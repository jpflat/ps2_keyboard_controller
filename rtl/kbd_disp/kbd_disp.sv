==> flow/design.v <==
module kbd_disp (
  input   wire                clk,
  input   wire                rst_n,
  input   wire  [7:0]         scode,
  input   wire                scode_en,
  output  reg   [7:0]         scode_out
);
  parameter                   P_DISP_TIME         =   25'd2000;
  logic         [2:0]         wr_cnt;          
  logic         [2:0]         rd_cnt;          
  logic         [24:0]        timer;
  logic                       pls_500ms;    
  logic         [7:0]         scode_hld_0;
  logic         [7:0]         scode_hld_1;
  logic         [7:0]         scode_hld_2;
  logic         [7:0]         scode_hld_3;
  logic         [7:0]         scode_hld_4;
  logic         [7:0]         scode_hld_5;
  logic         [7:0]         scode_hld_6;
  logic         [7:0]         scode_hld_7;
  always_ff @( posedge clk, negedge rst_n ) begin
    if(~rst_n) 
                              timer               <=  '1;
    else if(timer >= (P_DISP_TIME - 25'd1))
      if(scode_en || (wr_cnt != rd_cnt))
                              timer               <=  '0;
      else
                              timer               <=  '1;
    else
                              timer               <= timer + 25'd1;
  end
  assign                      pls_500ms           =   (timer == (P_DISP_TIME - 25'd1));
  always_ff @( posedge clk, negedge rst_n ) begin
    if(~rst_n) 
                              wr_cnt              <=  3'd0;
    else if(wr_cnt == 3'd7)
                              wr_cnt              <=  wr_cnt;
    else if(scode_en)
                              wr_cnt              <=  wr_cnt + 3'd1;
    else if(wr_cnt == rd_cnt)
                              wr_cnt              <=  3'd0;
    else
                              wr_cnt              <=  wr_cnt;
  end 
  always_ff @( posedge clk, negedge rst_n ) begin
    if(~rst_n) 
                              rd_cnt              <=  3'd0;
    else if(rd_cnt == 3'd7)
                              rd_cnt              <=  rd_cnt;
    else if(pls_500ms)
                              rd_cnt              <=  rd_cnt + 3'd1;
    else if(rd_cnt == wr_cnt)
                              rd_cnt              <=  3'd0;
    else
                              rd_cnt              <=  rd_cnt;
  end 
  always_ff @( posedge clk, negedge rst_n ) begin
    if(~rst_n)
                              scode_hld_0         <=  8'd0;
    else if(wr_cnt == 3'd0)
      if(scode_en)
                              scode_hld_0         <=  scode;
      else
                              scode_hld_0         <=  scode_hld_0;
    else if(wr_cnt == rd_cnt)
                              scode_hld_0         <=  8'd0;
    else
                              scode_hld_0         <=  scode_hld_0;
  end
  always_ff @( posedge clk, negedge rst_n ) begin
    if(~rst_n)
                              scode_hld_1         <=  8'd0;
    else if(wr_cnt == 3'd1)
      if(scode_en)
                              scode_hld_1         <=  scode;
      else
                              scode_hld_1         <=  scode_hld_1;
    else if(wr_cnt == rd_cnt)
                              scode_hld_1         <=  8'd0;
    else
                              scode_hld_1         <=  scode_hld_1;
  end
  always_ff @( posedge clk, negedge rst_n ) begin
    if(~rst_n)
                              scode_hld_2         <=  8'd0;
    else if(wr_cnt == 3'd2)
      if(scode_en)
                              scode_hld_2         <=  scode;
      else
                              scode_hld_2         <=  scode_hld_2;
    else if(wr_cnt == rd_cnt)
                              scode_hld_2         <=  8'd0;
    else
                              scode_hld_2         <=  scode_hld_2;
  end
  always_ff @( posedge clk, negedge rst_n ) begin
    if(~rst_n)
                              scode_hld_3         <=  8'd0;
    else if(wr_cnt == 3'd3)
      if(scode_en)
                              scode_hld_3         <=  scode;
      else
                              scode_hld_3         <=  scode_hld_3;
    else if(wr_cnt == rd_cnt)
                              scode_hld_3         <=  8'd0;
    else
                              scode_hld_3         <=  scode_hld_3;
  end
  always_ff @( posedge clk, negedge rst_n ) begin
    if(~rst_n)
                              scode_hld_4         <=  8'd0;
    else if(wr_cnt == 3'd4)
      if(scode_en)
                              scode_hld_4         <=  scode;
      else
                              scode_hld_4         <=  scode_hld_4;
    else if(wr_cnt == rd_cnt)
                              scode_hld_4         <=  8'd0;
    else
                              scode_hld_4         <=  scode_hld_4;
  end
  always_ff @( posedge clk, negedge rst_n ) begin
    if(~rst_n)
                              scode_hld_5         <=  8'd0;
    else if(wr_cnt == 3'd5)
      if(scode_en)
                              scode_hld_5         <=  scode;
      else
                              scode_hld_5         <=  scode_hld_5;
    else if(wr_cnt == rd_cnt)
                              scode_hld_5         <=  8'd0;
    else
                              scode_hld_5         <=  scode_hld_5;
  end
  always_ff @( posedge clk, negedge rst_n ) begin
    if(~rst_n)
                              scode_hld_6         <=  8'd0;
    else if(wr_cnt == 3'd6)
      if(scode_en)
                              scode_hld_6         <=  scode;
      else
                              scode_hld_6         <=  scode_hld_6;
    else if(wr_cnt == rd_cnt)
                              scode_hld_6         <=  8'd0;
    else
                              scode_hld_6         <=  scode_hld_6;
  end  
  always_ff @( posedge clk, negedge rst_n ) begin
    if(~rst_n)
                              scode_hld_7         <=  8'd0;
    else if(wr_cnt == 3'd7)
      if(scode_en)
                              scode_hld_7         <=  scode;
      else
                              scode_hld_7         <=  scode_hld_7;
    else if(wr_cnt == rd_cnt)
                              scode_hld_7         <=  8'd0;
    else
                              scode_hld_7         <=  scode_hld_7;
  end
  always_ff @( posedge clk, negedge rst_n ) begin
    if(~rst_n)
                              scode_out           <=  8'd0;
    else
      case(rd_cnt)
        3'd0    :             scode_out           <=  scode_hld_0;
        3'd1    :             scode_out           <=  scode_hld_1;
        3'd2    :             scode_out           <=  scode_hld_2;
        3'd3    :             scode_out           <=  scode_hld_3;
        3'd4    :             scode_out           <=  scode_hld_4;
        3'd5    :             scode_out           <=  scode_hld_5;
        3'd6    :             scode_out           <=  scode_hld_6;
        default :             scode_out           <=  8'd0;
      endcase
  end
endmodule
* From RTL to reports: kbd_disp
What the tools print for kbd_disp, step after step. Lines are those of the file above, counted from 1. Library cell names are shortened. A cell with -- has no value.
Set-up: design top kbd_disp, clock clk, cell library sky130hd, corner tt_025C_1v80

* Word-level counts
Counts by Yosys on the flattened word-level netlist (proc, flatten, opt, wreduce; memories kept). Register bits leave out memories and registers merged into their read ports (data or address). Print and check cells are left out.
Storage and ports: flip-flop bits (word level) 95, elaborated cells 79, output and inout port bits 8
Cells by class: $lt $le $gt $ge 1, eq/ne operators 25, bitwise gates (word level) 2, reductions and logical operators 21, add/sub/neg operators 3, multiplexer cells 16
Operators with widths (count):
- 8-bit 2-to-1 mux | 9
- 8-bit parallel mux with 7-bit select | 1
- 25-bit 2-to-1 mux | 2
- 25-bit by 1-bit adder with 25-bit output (second input constant) | 1
- 25-bit by 11-bit greater-or-equal comparator with 1-bit output (second input constant) | 1
- 25-bit by 11-bit == test with 1-bit output (second input constant) | 1
- 3-bit == test (second input constant) | 8
- 2-bit AND reduction | 9
- 2-bit nonzero test | 9
- 2-bit != test (second input constant) | 7
- 3-bit by 2-bit == test with 1-bit output (second input constant) | 4
- 3-bit 2-to-1 mux | 4
- 3-bit by 1-bit adder with 3-bit output (second input constant) | 2
- 3-bit by 1-bit == test with 1-bit output (second input constant) | 2
- 3-bit == test | 2
- 3-bit logical NOT | 2
- 3-bit != test | 1
- 1-bit inverter | 2
- 1-bit logical OR | 1

* Depth
Yosys ltp: most cells in a row. Word level: on the elaborated netlist, between registers, memories and ports. Mapped: between sequential cells and ports; inverters and the memories' decode and read muxes count.
Logic depth: depth in word-level cells 4, ABC_AREA 0, depth in mapped cells 6, gate-level depth less buffers 5

* Netlist
Source: synth_stat.txt of the flow (Yosys; design flattened, memories mapped). It holds for the ABC_AREA given above (unset counts as 0); a run with the other value may have another netlist. The area totals of this step are shown rounded.
Mapped netlist: mapped flip-flops 95, mapped cells 357, chip area (Yosys) 4310 sq um, sequential area 2410 sq um, buffers 22
Cells by type:
- dfrtp_1 | count 70, total area 1751.68 sq um
- dfstp_2 | count 25, total area 656.88 sq um
- a22o_1 | count 48, total area 420.403 sq um
- ha_1 | count 13, total area 162.656 sq um
- a222oi_1 | count 16, total area 160.154 sq um
- a21oi_1 | count 23, total area 115.11 sq um
- mux2_2 | count 9, total area 101.347 sq um
- a21oi_4 | count 6, total area 97.594 sq um
- nand2_1 | count 26, total area 97.594 sq um
- nor2_1 | count 19, total area 71.318 sq um
- a211o_1 | count 8, total area 70.067 sq um
- xnor2_1 | count 7, total area 61.309 sq um
- o21ai_0 | count 10, total area 50.048 sq um
- clkbuf_1 | count 13, total area 48.797 sq um
- xor2_1 | count 4, total area 35.034 sq um
- and3_1 | count 5, total area 31.28 sq um
- nand4_1 | count 5, total area 31.28 sq um
- mux2i_1 | count 3, total area 30.029 sq um
Other cell types: 25; their cells: 47.

* Worst setup path after synthesis
Path of least setup slack by OpenSTA after synthesis, without wires, with an ideal clock, recovery checks aside; 20% of the period is set as input and as output delay. Where synthesis merged equal registers, the netlist keeps one of their names.
Timing path after synthesis: path type flip-flop to flip-flop, start point reg rd_cnt[0], end point reg rd_cnt[1], buffers on the path 0, delay of the path 1.953 ns, required time 2.555 ns, setup slack 0.727 ns, driving pins on the path 6, period 2.68 ns, data arrival time 1.828 ns, synthesis period reached 1.953 ns
"delay of the path" is the arrival time less input delay plus setup time. "driving pins on the path": output pins that drive a net of the path, with the launching flip-flop's if there is one; two outputs of one cell count as two. "synthesis period reached" is the clock period less the worst setup slack; recovery checks do not enter. This is arithmetic on one report: input and output delays are still those of the set period (20% each). Between the ends stands the longest chain of elaborated cells between them, by number of cells; it is not shown to be the way that was timed. Of several equally long chains one is given. A line is the first line of the expression or statement that the cell stems from. Yosys adds cells for indexed reads and writes and turns some case tables into memories. At most two assigning lines are given for a register; there are more.
Between the ends, after synthesis: path through dfrtp_1 > ha_1 > ha_1 > or4_4 > nor3_4 > mux2_2, cells in the longest elaborated chain 3
Ends and longest elaborated chain, after synthesis:
- start, declared | line 10 | logic         [2:0]         rd_cnt;
- start, assigned | line 49 | rd_cnt              <=  rd_cnt;
- start, assigned | line 51 | rd_cnt              <=  rd_cnt + 3'd1;
- 3-bit == test | line 52 | else if(rd_cnt == wr_cnt)
- 3-bit 2-to-1 mux | line 52
- 3-bit 2-to-1 mux | line 50 | else if(pls_500ms)
- end, assigned | line 49
- end, assigned | line 51
- end, declared | line 10

* Timing after layout
Path of least setup slack in the final report of flow run 1 (OpenROAD, finished layout, wires in). Where an end is a register, its clock arrival counts in the times.
Timing path post-layout: path type flip-flop to flip-flop, start point reg rd_cnt[0], end point reg rd_cnt[1], period 2.41 ns, driving pins on the path 6, required time 2.69 ns, buffers on the path 0, data arrival time 2.28 ns, setup slack 0.41 ns
Between the ends stands the longest chain of elaborated cells between them, by number of cells; it is not shown to be the way that was timed. Of several equally long chains one is given. At most two assigning lines are given for a register; there are more.
Between the ends, post-layout: path through dfrtp_2 > ha_4 > ha_4 > or4_4 > nor3_4 > mux2_4, cells in the longest elaborated chain 3
Ends and longest elaborated chain, post-layout:
- start, declared | line 10 | logic         [2:0]         rd_cnt;
- start, assigned | line 49 | rd_cnt              <=  rd_cnt;
- start, assigned | line 51 | rd_cnt              <=  rd_cnt + 3'd1;
- 3-bit == test | line 52 | else if(rd_cnt == wr_cnt)
- 3-bit 2-to-1 mux | line 52
- 3-bit 2-to-1 mux | line 50 | else if(pls_500ms)
- end, assigned | line 49
- end, assigned | line 51
- end, declared | line 10

Data sheet: physical implementation of kbd_disp

Below are 2 stored runs of the flow (Yosys, OpenROAD; platform sky130hd) on kbd_disp, each with its settings and what was measured, unordered. Constraints: input delay and output delay 20% of the set period each, output load 0.01 pF.
"achieved clock period" = clock period - worst setup slack. The figure is calculated, with input and output delays left at 20% of the set period.
"worst setup path time" means the part of the period allowed to the worst setup path (the constraints hold back 20% at inputs and 20% at outputs) less its slack; where the path has registers, the arrival times of their clocks count too.
"power": no workload was simulated; the value follows from the tool's default switching activity.
Measured values are rounded.
[flow run 1] settings: period_ns=2.41, CORE_UTILIZATION=49, SETUP_SLACK_MARGIN=0.66, PLACE_DENSITY_LB_ADDON=0.13, CELL_PAD_IN_SITES_DETAIL_PLACEMENT=1, ABC_AREA=0, GPL_TIMING_DRIVEN=1, GPL_ROUTABILITY_DRIVEN=0, CAP_MARGIN=20, CORE_MARGIN=2, SLEW_MARGIN=20
[flow run 1] result: chip area after synthesis (Yosys) 4310 sq um, die area 9560 sq um, standard-cell area of the final layout 5300 sq um, utilization 61.4%, worst setup slack after layout 0.410 ns, total negative slack 0.000 ns, power 5.27 mW, achieved clock period 2.000 ns, worst setup path time 2.00 ns, worst setup path kind flip-flop to flip-flop
[flow run 2] settings: period_ns=2.4, CORE_UTILIZATION=16, CAP_MARGIN=20, CORE_MARGIN=2, SLEW_MARGIN=20
[flow run 2] result: chip area after synthesis (Yosys) 4310 sq um, die area 28300 sq um, standard-cell area of the final layout 5230 sq um, utilization 19.6%, worst setup slack after layout 0.276 ns, total negative slack 0.000 ns, power 5.39 mW, achieved clock period 2.124 ns, worst setup path time 2.12 ns, worst setup path kind flip-flop to flip-flop
